==> flow/design.v <==
`timescale 1ns/1ps
module uart_rx #(
    parameter BAUD = 10_000,
    parameter CLK_FREQ = 100_000_000  
    )(
    input clk,
    input rst_l,
    input rx,
    output reg data_valid,
    output reg [7:0] data_out
    );
    localparam CLK_PER_BIT = CLK_FREQ / BAUD;
    reg [15:0] clk_counter = 0;
    localparam s_IDLE = 2'b00;
    localparam s_START = 2'b01;
    localparam s_DATA = 2'b10;
    localparam s_STOP = 2'b11;
    reg [1:0] state = s_IDLE;
    reg [2:0] bit_index = 0;
    always @(posedge clk) begin
        if (!rst_l) begin
            state <= s_IDLE;
            clk_counter <= 0;
            bit_index <= 0;
            data_valid <= 0;
            data_out <= 0;
        end
        case (state)
            s_IDLE: begin
                data_valid <= 0;
                if (~rx) begin
                    clk_counter <= 0;
                    state <= s_START;
                end
            end
            s_START: begin
                if (clk_counter == (CLK_PER_BIT-1)/2) begin  
                    if (rx == 1'b0) begin
                        clk_counter <= 0;
                        state <= s_DATA;
                    end else begin
                        state <= s_IDLE;
                    end
                end else begin
                    clk_counter <= clk_counter + 1;
                end
            end
            s_DATA: begin
                if (clk_counter < CLK_PER_BIT-1) begin  
                    clk_counter <= clk_counter + 1;
                end else begin
                    clk_counter <= 0;
                    data_out[bit_index] <= rx;
                    if (bit_index < 7) begin
                        bit_index <= bit_index + 1;
                    end else begin
                        bit_index <= 0;
                        state <= s_STOP;
                    end
                end
            end
            s_STOP: begin
                if (clk_counter < CLK_PER_BIT-1) begin  
                    clk_counter <= clk_counter + 1;
                end else begin
                    clk_counter <= 0;
                    data_valid <= 1;
                    state <= s_IDLE;
                end
            end
        endcase
    end
endmodule
module uart_tx #(
    parameter BAUD = 10_000,
    parameter CLK_FREQ = 100_000_000  
    )(
    input clk,
    input rst_l,
    input start,
    input [7:0] data_in,
    output reg tx,
    output reg busy
    );
    localparam  CLK_PER_BIT = CLK_FREQ / BAUD;
    reg [15:0] clk_counter = 0;
    localparam s_IDLE = 2'b00;
    localparam s_START = 2'b01;
    localparam s_DATA = 2'b10;
    localparam s_STOP = 2'b11;
    reg [1:0] state = s_IDLE;
    reg [2:0] bit_index = 0;
    always @(posedge clk) begin
         if (!rst_l) begin
            state <= s_IDLE;
            clk_counter <= 0;
            tx <= 1;
            busy <= 0;
            bit_index = 0;
         end
         case (state)
            s_IDLE: begin
                tx <= 1;
                busy <= 0;
                if (start) begin
                    clk_counter <= 0;
                    state <= s_START;
                    busy <= 1;
                end
            end
            s_START: begin
                tx <= 1'b0;
                if (clk_counter < CLK_PER_BIT-1) begin
                    clk_counter <= clk_counter + 1;
                end else begin
                    clk_counter <= 0;
                    state <= s_DATA;
                end
            end
            s_DATA: begin
                tx <= data_in[bit_index];
                if (clk_counter < CLK_PER_BIT-1) begin
                    clk_counter <= clk_counter + 1;
                end else begin
                    clk_counter <= 0;
                    if (bit_index < 7) begin
                        bit_index <= bit_index + 1;
                    end else begin
                        bit_index <= 0;
                        state <= s_STOP;
                    end
                end
            end
            s_STOP: begin
                tx <= 1'b1;
                if (clk_counter < CLK_PER_BIT-1) begin
                    clk_counter <= clk_counter + 1;
                end else begin
                    clk_counter <= 0;
                    state <= s_IDLE;
                end
            end
         endcase
    end
endmodule
`timescale 1ns/1ps
module fifo #(
    parameter DEPTH = 8,
    parameter DWIDTH = 8
) (
    input clk,
    input rst_l,
    input w_en,
    input r_en,
    input      [DWIDTH-1:0] d_in,
    output reg [DWIDTH-1:0] d_out,
    output reg empty,
    output reg full
);
    reg [$clog2(DEPTH)-1:0] w_ptr;
    reg [$clog2(DEPTH)-1:0] r_ptr;
    reg [$clog2(DEPTH)-1:0] count;
    reg [DWIDTH-1:0] fifo [DEPTH-1:0];
    always @(posedge clk) begin
        if (!rst_l) begin
            w_ptr <= 0;
            r_ptr <= 0;
            count <= 0;
            full  <= 0;
            empty <= 1;
        end
        else begin
            if (w_en && !r_en && !full) begin
                fifo[w_ptr] <= d_in;
                empty <= 0;
                count <= count + 1;
                if (count == DEPTH-1) 
                    full <= 1;
                if (w_ptr < DEPTH-1)
                    w_ptr <= w_ptr + 1;
                else
                    w_ptr <= 0;
            end
            else if (!w_en && r_en && !empty) begin
                d_out <= fifo[r_ptr];
                full <= 0;
                count <= count - 1;
                if (count == 1)
                    empty <= 1;
                if (r_ptr < DEPTH-1)
                    r_ptr <= r_ptr + 1;
                else
                    r_ptr <= 0;
            end
            else if (w_en && r_en) begin
                d_out <= fifo[r_ptr];
                fifo[w_ptr] <= d_in;
                if (w_ptr < DEPTH-1)
                    w_ptr <= w_ptr + 1;
                else
                    w_ptr <= 0;
                if (r_ptr < DEPTH-1)
                    r_ptr <= r_ptr + 1;
                else
                    r_ptr <= 0;
            end
        end
    end
endmodule
`timescale 1ns/1ps
module output_blk #(
        parameter FIFO_DEPTH = 64,  
        parameter BAUD = 100_000
    ) (
        input logic clk, 
        input logic rst_l,
        input logic set,
        input logic [7:0] in,
        output logic tx,
        output logic full
    );
    localparam CLK_FREQ = 100_000_000;
    logic [7:0] uart_in;
    logic fifo_read;
    logic fifo_empty;
    logic uart_busy;
    logic uart_start;
    localparam s_IDLE = 2'b00;
    localparam s_READ = 2'b01;
    localparam s_SET =  2'b11;;
    logic [1:0] write_state;
    uart_tx #(
        .BAUD(BAUD),
        .CLK_FREQ(CLK_FREQ)
    ) Uart (
        .clk(clk),
        .rst_l(rst_l),
        .start(uart_start),
        .data_in(uart_in),
        .tx(tx),
        .busy(uart_busy)
    );
    fifo #(
        .DEPTH(FIFO_DEPTH),
        .DWIDTH(8)
    ) FIFO (
        .clk(clk),
        .rst_l(rst_l),
        .w_en(set),
        .r_en(fifo_read),
        .d_in(in),
        .d_out(uart_in),
        .empty(fifo_empty),
        .full(full)
    );
    always @(posedge clk) begin
        if (!rst_l) begin
            write_state <= 0;
            fifo_read <= 0;
            uart_start <= 0;
        end
        else begin
            case (write_state)
                s_IDLE: begin
                    if(!uart_busy) begin
                        write_state <= s_READ;
                    end
                end
                s_READ: begin
                    if (!fifo_empty) begin
                        fifo_read <= 1;
                        uart_start <= 1;
                        write_state <= s_SET;
                    end
                end
                s_SET: begin
                    fifo_read  <= 0;
                    uart_start <= 0;
                    if (uart_busy) begin
                        write_state <= s_IDLE;
                    end
                end
                default: begin
                    write_state <= s_IDLE;
                end
            endcase
        end
    end
endmodule
# Step by step through the tools: output_blk
# Tool output for the design above, in the order of the flow.
# Lines are those of the file above, counted from 1.
# Library cell names are shortened.
# Not given: --
# inputs
design	output_blk
clk_port	clk
cell_library	sky130hd
pvt_corner	tt_025C_1v80

# Elaborated design
# Counts by Yosys on the flattened word-level netlist (proc, flatten, opt, wreduce; memories kept). Print and check cells are left out. Cells with the same type and inputs are merged into one.
# Memory sizes are those after Yosys's memory passes, which may raise the word count (mostly to a power of two), join words into wider ones and drop unused or constant bits.
# op_classes
addsub	6
n_cmp	4
eq_ne	13
n_shift	1
mux	57
bitwise	2
reduce_logical	25
# ops
op	n
8-bit two-way mux	9
6-bit two-way mux	11
16-bit two-way mux	3
16-bit parallel mux with 2-bit select	1
6-bit by 1-bit adder with 6-bit output (second input constant)	3
2-bit two-way mux	9
16-bit by 1-bit adder with 16-bit output (second input constant)	1
16-bit by 10-bit < comparator with 1-bit output (second input constant)	1
1-bit two-way mux	16
6-bit < comparator (second input constant)	2
3-bit two-way mux	4
2-bit AND reduction	5
2-bit nonzero test	5
8-bit by 3-bit indexed select with 1-bit output	1
2-bit parallel mux with 4-bit select	1
2-bit by 1-bit != test with 1-bit output (second input constant)	3
2-bit == test (second input constant)	3
2-bit != test (second input constant)	3
3-bit AND reduction	2
6-bit by 1-bit subtractor with 6-bit output (second input constant)	1
6-bit by 1-bit == test with 1-bit output (second input constant)	1
6-bit == test (second input constant)	1
2-bit parallel mux with 3-bit select	1
1-bit logical AND	5
1-bit logical NOT	4
2-bit by 1-bit == test with 1-bit output (second input constant)	2
2-bit logical NOT	2
3-bit by 1-bit adder with 3-bit output (second input constant)	1
# Other operator kinds: 7; their cells: 7.
# word_totals
reg_bits	54
ramBits	512
clocked_rd_ports_x_width	8
n_memories	1
input_bits	11
out_inout_bits	2
word_cells	122
# mem_list
memory	words	width	rd	write_ports	line_no	rtl
FIFO.fifo	64	8	1	1	163	reg [DWIDTH-1:0] fifo [DEPTH-1:0];

# Longest topological paths
# Yosys ltp: most cells in a row. Word level: on the elaborated netlist, between registers, memories and ports. Mapped: between sequential cells and ports; inverters and the memories' decode and read muxes count.
# depth
ltp_word	7
abc_area	1
depth_mapped	12
depth_no_buf	9

# Netlist
# The flow's flattened synthesis, as Yosys stat reports it; memories are mapped. The netlist is that of the ABC_AREA named above (0 if unset); the other value can give another one.
# synth_totals
mapped_cells	2110
synth_area_mm2	0.0235176
sequential_area_mm2	0.016686
ff_cells	573
buf_cells	113
# by_type
type	n	area_total_um2
edfxtp_1	521	1.56E+04
nand2_1	711	2668.81
nand3_1	456	2.28E+03
dfxtp_1	52	1.04E+03
nor2_1	99	371.606
buf_2	51	255.245
inv_1	50	187.68
buf_4	22	165.158
o21ai_0	30	150.144
ha_1	11	137.632
a21oi_1	20	100.096
clkbuf_1	22	82.579
buf_6	6	67.565
nand4_1	10	62.56
xor2_1	6	52.55
buf_1	12	45.043
nor3_1	7	35.034
o22ai_1	4	25.024
# Other cell types: 18; their cells: 20.

# Path before layout
# OpenSTA on the mapped netlist: ideal clock, no wires. The path of least setup slack (recovery checks aside). Input and output delay are each 20% of the period. Register names are those of the netlist, which keeps one name where synthesis merged equal registers.
# synth_path
kind	input-to-reg
from	in rst_l
to	mem FIFO.fifo[0][0]
tclk_ns	2.86
input_delay_ns	0.572
setup_ns	0.371
t_first_pin_ns	0.572
t_arrival_ns	1.652
required_time_ns	2.489
slack_ns	0.837
delay_ns	1.451
driving_pins	4
n_path_buf	0
synth_period_reached_ns	2.023
# "delay_ns" = arrival - input delay + setup time.
# "driving_pins" counts driving pins, that of a launching flip-flop among them; a cell with two outputs on the path counts twice.
# "synth_period_reached_ns" = period - worst setup slack (recovery checks aside). The figure is calculated, with input and output delays left at 20% of the set period.
# The rows between start and end are the longest chain of elaborated cells between them; the timing report does not say that the signal goes this way. Where chains are equally long, one stands for them.
# A line is the first line of the expression or statement that the cell stems from. Yosys adds cells for indexed reads and writes and turns some case tables into memories.
# Only ways into the end's enable, where the timed path ends, are counted here.
# synth_between
path_cell_list	clkinv_1 nor2_4 nand4_1 nor2_1
elab_chain_len	2
cells_between	3
cone_lines	1
cone_classes	mux: 2; logic: 1
# synth_lines
element	line_no	rtl
start, declared	216	input logic rst_l,
1-bit two-way mux	165	if (!rst_l) begin
1-bit bitwise OR	--
end, declared	163	reg [DWIDTH-1:0] fifo [DEPTH-1:0];

# Timing after layout
# From the final timing report of job 1: the path of least setup slack in the routed layout; clock arrival at registers is part of the times.
# layout_path
kind	reg-to-output
from	reg FIFO.full
to	out full
tclk_ns	2.61
out_delay_ns	0.52
t_first_pin_ns	0.62
t_arrival_ns	1.58
required_time_ns	2.09
slack_ns	0.51
driving_pins	2
n_path_buf	1
# At most two assigning lines are given for a register; there are more.
# layout_between
path_cell_list	dfxtp_1 clkdlybuf4s50_1
elab_chain_len	0
cells_between	0
cone_lines	0
# layout_lines
element	line_no	rtl
start, declared	158	output reg full
start, assigned	169	full  <= 0;
start, assigned	178	full <= 1;
end, declared	220	output logic full

Memo
Re: implementation data of output_blk

Module output_blk, platform sky130hd: 2 stored runs of the flow (Yosys, OpenROAD) with differing settings, in no particular order. Input and output delays are each 20% of the period that was set; the output load is 0.01 pF.
By "timing.achieved_period_ns" is meant the clock period of the run minus its worst setup slack. This is arithmetic on one report: input and output delays are still those of the set period (20% each).
By "worst_setup_path_time_ns" is meant the share of the clock period that the worst setup path is allowed (20% is reserved at inputs, 20% at outputs), minus its slack. Clock arrival times at its registers enter into it.
By "fin_power_w" is meant OpenSTA's value without simulated activity: inputs other than the clock are taken to toggle once in ten clock periods, and the tool carries that through the logic.

Job 1, flow files:
==> flow/run.sh <==
#!/bin/bash
# the make line also repeats the synthesis and layout settings of config.mk as NAME=value (left out here)
make -C /OpenROAD-flow-scripts/flow DESIGN_CONFIG=/design/flow/config.mk WORK_HOME=/design/flow/orfs CLKGATE_MAP_FILE= finish
==> flow/config.mk <==
export PLATFORM = sky130hd
export DESIGN_NAME = output_blk
export DESIGN_NICKNAME = output_blk
export VERILOG_FILES = /design/flow/design.v
export SDC_FILE = /design/flow/constraint.sdc
export NUM_CORES = 4
export LEC_CHECK = 0
export ABC_AREA = 1
export CAP_MARGIN = 20
export CELL_PAD_IN_SITES_GLOBAL_PLACEMENT = 1
export CORE_ASPECT_RATIO = 1.1
export CORE_MARGIN = 2
export CORE_UTILIZATION = 43
export GPL_TIMING_DRIVEN = 0
export HOLD_SLACK_MARGIN = 0.26
export SETUP_SLACK_MARGIN = 0.52
export SLEW_MARGIN = 25
export TNS_END_PERCENT = 45
==> flow/constraint.sdc <==
create_clock -name core_clock -period 2.61 [get_ports {clk}]
set_input_delay 0.5220 -clock core_clock [delete_from_list [all_inputs] [get_ports {clk}]]
set_output_delay 0.5220 -clock core_clock [all_outputs]
set_load 0.01 [all_outputs]

==> results of job 1, as CSV <==
result,value
final_hold_ws_ns,0.343
stdcell_area_mm2,0.0277791
final_die_area_mm2,0.0565804
timing.achieved_period_ns,2.103
worst_setup_path_time_ns,1.58
critical_path_kind,"reg-to-output"
synthArea_mm2,0.0235176
finish.utilization_pct,51.5
fin_power_w,0.020254
final_setup_ws_ns,0.507

Job 2, flow files:
==> flow/run.sh <==
#!/bin/bash
# the make line also repeats the synthesis and layout settings of config.mk as NAME=value (left out here)
make -C /OpenROAD-flow-scripts/flow DESIGN_CONFIG=/design/flow/config.mk WORK_HOME=/design/flow/orfs CLKGATE_MAP_FILE= finish
==> flow/config.mk <==
export PLATFORM = sky130hd
export DESIGN_NAME = output_blk
export DESIGN_NICKNAME = output_blk
export VERILOG_FILES = /design/flow/design.v
export SDC_FILE = /design/flow/constraint.sdc
export NUM_CORES = 4
export LEC_CHECK = 0
export CAP_MARGIN = 20
export CORE_MARGIN = 2
export CORE_UTILIZATION = 40
export SLEW_MARGIN = 20
==> flow/constraint.sdc <==
create_clock -name core_clock -period 2.69 [get_ports {clk}]
set_input_delay 0.5380 -clock core_clock [delete_from_list [all_inputs] [get_ports {clk}]]
set_output_delay 0.5380 -clock core_clock [all_outputs]
set_load 0.01 [all_outputs]

==> results of job 2, as CSV <==
result,value
final_hold_ws_ns,0.409
stdcell_area_mm2,0.0263115
final_die_area_mm2,0.0584092
timing.achieved_period_ns,2.502
worst_setup_path_time_ns,2.50
critical_path_kind,"reg-to-reg"
synthArea_mm2,0.0225967
finish.utilization_pct,46.8
fin_power_w,0.01813
final_setup_ws_ns,0.188
