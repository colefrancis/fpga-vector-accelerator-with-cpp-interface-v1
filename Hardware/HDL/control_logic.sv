==> flow/design.v <==
`timescale 1ns/1ps
module control_logic (
    input logic clk, 
    input logic rst_l,
    input logic [15:0] inst,
    input logic vec_imm_buff_done,
    input logic red_alu_done,
    input logic [31:0] vec_out_buff_count,
    input logic output_blk_full,
    input logic input_blk_ready,
    output logic [3:0] vec_sel_a,
    output logic [3:0] vec_sel_b,
    output logic [2:0] alu_op_sel,
    output logic       alu_scal_sel,
    output logic en_vec_imm_buff,
    output logic en_scal_imm_buff,
    output logic en_vec_reg_bank_a,
    output logic en_vec_reg_bank_b,
    output logic en_vec_alu,
    output logic en_red_alu,
    output logic en_scal_acc,
    output logic en_input_blk,
    output logic set_inst_hi,
    output logic set_inst_lo,
    output logic set_vec_imm_buff_vec,
    output logic set_vec_imm_buff_scal,
    output logic set_scal_imm_buff,
    output logic set_vec_reg_bank,
    output logic set_vec_alu,
    output logic set_red_alu,
    output logic set_scal_acc,
    output logic set_vec_out_buff,
    output logic set_output_blk
); 
    logic nop_inst;
    logic ex_inst;
    logic imm_inst;
    logic vec_imm_inst_vec;
    logic vec_imm_inst_scal;
    logic scal_imm_inst;
    logic vec_alu_inst;
    logic vec_scal_inst;
    logic red_alu_inst;
    logic ret_vec_inst;
    logic ret_scal_inst;
    typedef enum {
        FET_lo_1, FET_lo_2, FET_hi_1, FET_hi_2,
        DEC_0, DEC_1, DEC_2, DEC_vec1, DEC_vec2, DEC_vec3,
        EX_1, EX_red,
        WB_1, WB_2, WB_vec_ret
    } top_state_t;
    top_state_t state;
    assign vec_sel_a  = inst[3:0];
    assign vec_sel_b  = inst[11:8];
    assign alu_op_sel = inst[6:4];
    assign alu_scal_sel = vec_scal_inst;
    assign nop_inst          = !(|inst[7:0]);
    assign imm_inst          = vec_imm_inst_vec || vec_imm_inst_scal || scal_imm_inst;
    assign ex_inst           = inst[7] && inst[15];
    assign vec_imm_inst_vec  = inst[7:4] == 4'b0001 || inst[15:12] == 4'b1110;
    assign vec_imm_inst_scal = inst[7:4] == 4'b0010;
    assign scal_imm_inst     = inst[7] && (inst[15:12] == 4'b1111);
    assign vec_alu_inst      = ex_inst && inst[13];
    assign vec_scal_inst     = vec_alu_inst && (inst[13:12] == 2'b11);
    assign red_alu_inst      = ex_inst && !inst[13];
    assign ret_vec_inst      = inst[7] && (inst[15:12] == 4'b0001);
    assign ret_scal_inst     = inst[7] && (inst[15:12] == 4'b1001);
    always_ff @(posedge clk, negedge rst_l) begin
        if (!rst_l) begin
            en_vec_imm_buff   <= 0;
            en_scal_imm_buff  <= 0;
            en_vec_reg_bank_a <= 0;
            en_vec_reg_bank_b <= 0;
            en_vec_alu        <= 0;
            en_red_alu        <= 0;
            en_scal_acc       <= 0;
            en_input_blk      <= 0;
            set_inst_hi           <= 0;
            set_inst_lo           <= 0;
            set_vec_imm_buff_vec  <= 0;
            set_vec_imm_buff_scal <= 0;
            set_scal_imm_buff     <= 0;
            set_vec_reg_bank      <= 0;
            set_vec_alu           <= 0;
            set_red_alu           <= 0;
            set_scal_acc          <= 0;
            set_vec_out_buff      <= 0;
            set_output_blk        <= 0;                                                                          
            state <= FET_lo_1; 
        end
        else begin
            case (state)
                FET_lo_1: begin  
                    en_red_alu <= 0;
                    set_output_blk <= 0;
                    set_scal_acc <= 0;
                    en_vec_alu <= 0;
                    set_vec_reg_bank <= 0;
                    en_vec_reg_bank_a <= 0;
                    en_vec_reg_bank_b <= 0;
                    en_vec_imm_buff <= 0;
                    if (input_blk_ready) begin
                        en_input_blk <= 1;
                        state <= FET_lo_2;
                    end
                end
                FET_lo_2: begin  
                    set_inst_lo <= 1;
                    state <= FET_hi_1;
                end
                FET_hi_1: begin  
                    set_inst_lo <= 0;
                    if (input_blk_ready) begin
                        en_input_blk <= 1;
                        state <= FET_hi_2;
                    end
                    else begin
                        en_input_blk <= 0;
                    end
                end
                FET_hi_2: begin  
                    en_input_blk <= 0;
                    set_inst_hi <= 1;
                    state <= DEC_0;
                end
                DEC_0: begin
                    set_inst_hi <= 0;
                    state <= DEC_1;
                end
                DEC_1: begin  
                    if (nop_inst) begin
                        state <= FET_lo_1;
                    end
                    else if (imm_inst) begin
                        if (input_blk_ready) begin
                            en_input_blk <= 1;
                            state <= DEC_2;
                        end
                    end
                    else begin
                        if (ex_inst)
                            state <= EX_1;
                        else
                            state <= WB_1;
                    end
                end
                DEC_2: begin  
                    en_input_blk <= 0;
                    if (vec_imm_inst_vec) begin
                        set_vec_imm_buff_vec <= 1;
                        state <= DEC_vec1;
                    end
                    else if (vec_imm_inst_scal) begin
                        set_vec_imm_buff_scal <= 1;
                        state <= DEC_vec1;
                    end
                    else if (scal_imm_inst) begin
                        set_scal_imm_buff <= 1;
                        if(ex_inst)
                            state <= EX_1;
                        else
                            state <= WB_1;
                    end
                end
                DEC_vec1: begin
                    if (vec_imm_inst_vec)
                        set_vec_imm_buff_vec <= 0;
                    state <= DEC_vec2;
                end
                DEC_vec2: begin  
                    if (vec_imm_buff_done) begin
                        en_input_blk <= 0;
                        if (ex_inst) begin
                            state <= EX_1;
                        end
                        else
                            state <= WB_1;
                    end
                    if (vec_imm_inst_vec) begin
                        if (input_blk_ready) begin
                            en_input_blk <= 1;
                            state <= DEC_vec3;
                        end
                        else begin
                            set_vec_imm_buff_vec <= 0;
                            en_input_blk <= 0;
                        end
                    end
                end
                DEC_vec3: begin
                    state <= DEC_vec2;
                    set_vec_imm_buff_vec <= 1;
                end
                EX_1: begin 
                    set_scal_imm_buff <= 0;
                    en_vec_reg_bank_a <= 1;
                    if (vec_alu_inst) begin
                        if (vec_scal_inst && imm_inst) begin  
                            en_scal_imm_buff <= 1;
                        end
                        else if (vec_scal_inst && !imm_inst) begin  
                            en_scal_acc <= 1;
                        end
                        else if (!vec_scal_inst && imm_inst) begin  
                            en_vec_imm_buff <= 1;
                        end
                        else begin  
                            en_vec_reg_bank_b <= 1;
                        end
                        set_vec_alu <= 1;
                        state <= WB_1;
                    end
                    else if (red_alu_inst) begin;
                        set_red_alu <= 1;
                        state <= EX_red;
                    end
                end
                EX_red: begin  
                    en_vec_reg_bank_a <= 0;
                    set_red_alu <= 0;
                    if (red_alu_done) begin
                        state <= WB_1;
                    end
                end
                WB_1: begin
                    set_scal_imm_buff <= 0;
                    en_scal_imm_buff <= 0;
                    en_input_blk <= 0;
                    if (ret_vec_inst) begin  
                        en_vec_reg_bank_b <= 1;
                        set_vec_out_buff <= 1;
                        state <= WB_2;
                    end
                    else begin
                        if (red_alu_inst) begin
                            en_red_alu <= 1;
                            if (ret_scal_inst) begin
                                set_output_blk <= 1;
                            end
                            else begin
                                set_scal_acc <= 1;
                            end
                        end
                        else if (vec_alu_inst) begin  
                            en_vec_alu <= 1;
                            set_vec_reg_bank <= 1;
                        end
                        else begin  
                            if (imm_inst) begin
                                en_vec_imm_buff <= 1;
                            end 
                            else begin
                                en_vec_reg_bank_b <= 1;
                            end
                            set_vec_reg_bank <= 1;
                        end
                        state <= FET_lo_1;
                    end
                end
                WB_2: begin
                    en_vec_reg_bank_b <= 0;
                    set_vec_out_buff <= 0;
                    state <= WB_vec_ret;
                end
                WB_vec_ret: begin
                    if( vec_out_buff_count > 0) begin
                        set_output_blk <= 1;
                    end
                    else begin
                        set_output_blk <= 0;
                        state <= FET_lo_1;
                    end
                end
                default: begin 
                    en_vec_imm_buff   <= 0;
                    en_scal_imm_buff  <= 0;
                    en_vec_reg_bank_a <= 0;
                    en_vec_reg_bank_b <= 0;
                    en_vec_alu        <= 0;
                    en_red_alu        <= 0;
                    en_scal_acc       <= 0;
                    en_input_blk      <= 0;
                    set_inst_hi           <= 0;
                    set_inst_lo           <= 0;
                    set_vec_imm_buff_vec  <= 0;
                    set_vec_imm_buff_scal <= 0;
                    set_scal_imm_buff     <= 0;
                    set_vec_reg_bank      <= 0;
                    set_vec_alu           <= 0;
                    set_red_alu           <= 0;
                    set_scal_acc          <= 0;
                    set_vec_out_buff      <= 0;
                    set_output_blk        <= 0;
                    state <= FET_lo_1;
                end
            endcase
        end
    end
endmodule
Tool chain data of control_logic --
The steps from the RTL of control_logic to its reports follow in flow order. Lines are those of the file above, counted from 1. Operators carry their Yosys type and port widths (W data, S select, Z words). Library cell names are shortened. A cell with -- has no value.
Design: top module control_logic, clock clk, cell library sky130hd, library corner tt_025C_1v80

After elaboration --
Counts by Yosys on the flattened word-level netlist (proc, flatten, opt, wreduce; memories kept). Register bits leave out memories and registers merged into their read ports (data or address). Print and check cells are left out. Cells with the same type and inputs are merged into one.
Word-level totals: register bits after elaboration 51, input bits 54
Cells by class: magnitude comparators 1, equal/unequal tests 60, muxes and demuxes 89, bitwise gates (word level) 12, reductions and logical operators 51
Operator list (number):
- $mux W32 | 15
- $pmux W32 S14 | 1
- $eq A32 B4 Y1 const B | 7
- $eq A32 B3 Y1 const B | 4
- $reduce_or A13 Y1 | 6
- $ne A2 B2 Y1 const B | 32
- $eq A32 B2 Y1 const B | 2
- $mux W1 | 52
- $reduce_or A12 Y1 | 4
- $gt A32 B1 Y1 const B | 1
- $eq A32 B1 Y1 const B | 1
- $logic_not A32 Y1 | 1
- $reduce_or A14 Y1 | 2
- $pmux W1 S2 | 14
- $reduce_and A4 Y1 | 6
- $reduce_or A11 Y1 | 2
- $reduce_or A8 Y1 | 2
- $ne A3 B3 Y1 const B | 5
- $reduce_and A3 Y1 | 5
- $not A1 Y1 | 12
- $eq A4 B4 Y1 const B | 3
- $logic_and A1 B1 Y1 | 10
- $pmux W1 S5 | 2
- $reduce_and A9 Y1 | 1
- $pmux W1 S3 | 3
- $eq A4 B1 Y1 const B | 2
- $ne A4 B4 Y1 const B | 2
- $reduce_and A8 Y1 | 1
Other operator kinds: 10; their cells: 15.

Logic depth --
Yosys ltp: most cells in a row. Word level: on the elaborated netlist, between registers, memories and ports. Mapped: between sequential cells and ports; inverters and the memories' decode and read muxes count.
Logic depth: depth in word-level cells 10, ABC_AREA 1, depth in mapped cells 10, depth with buffers taken out 10

Synthesis result --
The flow's flattened synthesis, as Yosys stat reports it; memories are mapped. The netlist is that of the ABC_AREA named above (0 if unset); the other value can give another one. Totals and module areas in this step are rounded.
Mapped netlist: cells in the netlist 326, mapped area 2230 µm², flip-flop cells 34, buffers 17
Cells by type:
- dfrtp_1 | number 33, total area 825.792 µm²
- nand2_1 | number 78, total area 292.781 µm²
- nor2_1 | number 68, total area 255.245 µm²
- inv_1 | number 42, total area 157.651 µm²
- nand3_1 | number 21, total area 105.101 µm²
- buf_4 | number 11, total area 82.579 µm²
- nand4_1 | number 11, total area 68.816 µm²
- o21ai_0 | number 12, total area 60.058 µm²
- nor2_4 | number 5, total area 56.304 µm²
- buf_6 | number 3, total area 33.782 µm²
- nor2_2 | number 5, total area 31.28 µm²
- a21oi_1 | number 6, total area 30.029 µm²
- dfstp_2 | number 1, total area 26.275 µm²
- nor3_1 | number 5, total area 25.024 µm²
- nand3_2 | number 2, total area 20.019 µm²
- o211ai_1 | number 2, total area 15.014 µm²
- o31ai_1 | number 2, total area 15.014 µm²
- nand2_2 | number 2, total area 12.512 µm²
Not listed: further types 14, cells in them 17.

Timing after synthesis --
Source: OpenSTA report_checks on the synthesized netlist (no wires, ideal clock, input and output delay 20% of the period each), path of least setup slack; recovery checks are left aside. Register names are those of the netlist, which keeps one name where synthesis merged equal registers.
Timing path post-synthesis: path type reg-to-reg, start point reg state, end point reg en_red_alu, period 1.9 ns, setup time 0.119 ns, time at the first pin 0.000 ns, arrival 1.163 ns, data required time 1.781 ns, setup slack 0.617 ns, delay of the path 1.282 ns, driving pins on the path 8, buffers on the path 1, period reached after synthesis 1.283 ns
"delay of the path" = arrival - input delay + setup time. "driving pins on the path": output pins that drive a net of the path, with the launching flip-flop's if there is one; two outputs of one cell count as two. "period reached after synthesis" = period - worst setup slack (recovery checks aside). The figure is calculated, with input and output delays left at 20% of the set period. An end named without its bit number is one bit of that signal or, where synthesis recoded a state register, one of its new flip-flops. A register here has more assigning lines than the two given.
On the way, post-synthesis: path through dfrtp_1 > buf_6 > nor2_1 > nand2_1 > inv_1 > nand3_2 > nor2_2 > o21ba_2
Ends and longest elaborated chain, post-synthesis:
- from (decl) | RTL line 52 | top_state_t state;
- from (assign) | RTL line 89 | state <= FET_lo_1;
- from (assign) | RTL line 104 | state <= FET_lo_2;
- to (assign) | RTL line 75 | en_red_alu        <= 0;
- to (assign) | RTL line 94 | en_red_alu <= 0;
- to (decl) | RTL line 20 | output logic en_red_alu,
No chain of elaborated cells between the ends is given.

Path in the finished layout --
From the final timing report of run A: the path of least setup slack in the routed layout; clock arrival at registers is part of the times.
Timing path post-layout: path type input-to-output, start point in inst[12], end point out alu_scal_sel, period 2.48 ns, input delay 0.50 ns, time at the first pin 0.50 ns, arrival 1.55 ns, data required time 1.98 ns, setup slack 0.43 ns, driving pins on the path 6, buffers on the path 2
Between the ends stands the longest chain of elaborated cells between them, by number of cells; it is not shown to be the way that was timed. Of several equally long chains one is given. Each line given opens the expression or statement behind the cell; cells for indexed reads and writes are added by Yosys, which also makes memories of some case tables.
On the way, post-layout: path through clkdlybuf4s50_1 > nand2_1 > inv_1 > nand2_2 > inv_1 > clkdlybuf4s15_2, length of the longest elaborated chain 2
Ends and longest elaborated chain, post-layout:
- from (decl) | RTL line 5 | input logic [15:0] inst,
- $eq A2 B2 Y1 | RTL line 64 | assign vec_scal_inst     = vec_alu_inst && (inst[13:12] == 2'b11);
- $logic_and A1 B1 Y1 | RTL line 64
- to (decl) | RTL line 14 | output logic       alu_scal_sel,

Hand-over note for control_logic

Stored flow runs of control_logic (2 of them; Yosys, OpenROAD, sky130hd). They differ in their settings and are not a sequence. Constraints: input delay and output delay 20% of the set period each, output load 0.01 pF.
"achieved clock period": clock period set for the run, less the worst setup slack. It is reckoned from that one timing run; input and output delays stay at 20% of the period that was set.
"worst setup path time": the worst setup path's part of the clock period (all of it between registers, 20% less for each end at a port) less its slack. A launch clock that arrives late makes it longer, a capture clock that arrives late makes it shorter.
"power" rests on the timing tool's default activity at the inputs, not on a simulated workload.
The measured numbers are rounded.
[run A] settings: period_ns=2.48, CORE_UTILIZATION=60, SETUP_SLACK_MARGIN=0.4, PLACE_DENSITY=0.55, HOLD_SLACK_MARGIN=0.25, CORE_ASPECT_RATIO=1.16, CELL_PAD_IN_SITES_DETAIL_PLACEMENT=0, ABC_AREA=1, CTS_CLUSTER_SIZE=75, CAP_MARGIN=30, SLEW_MARGIN=25, MAX_ROUTING_LAYER=met5, CORE_MARGIN=2
[run A] result: chip area after synthesis (Yosys) 2230 µm², die area 4220 µm², standard-cell area of the final layout 3080 µm², utilization 87.7%, worst setup slack after layout 0.430 ns, total negative slack 0.000 ns, power 1.61 mW, achieved clock period 2.050 ns, worst setup path time 1.06 ns, worst setup path kind input-to-output
[run B] settings: period_ns=1.98, CORE_UTILIZATION=41, SETUP_SLACK_MARGIN=-0.16, PLACE_DENSITY_LB_ADDON=0.11, CELL_PAD_IN_SITES_GLOBAL_PLACEMENT=1, ABC_AREA=1, GPL_ROUTABILITY_DRIVEN=0, CTS_CLUSTER_SIZE=21, MAX_ROUTING_LAYER=met4, CAP_MARGIN=20, CORE_MARGIN=2, SLEW_MARGIN=20
[run B] result: chip area after synthesis (Yosys) 2230 µm², die area 6040 µm², standard-cell area of the final layout 3120 µm², utilization 60.4%, worst setup slack after layout 0.110 ns, total negative slack 0.000 ns, power 2.00 mW, achieved clock period 1.870 ns, worst setup path time 1.08 ns, worst setup path kind input-to-output

End of note.
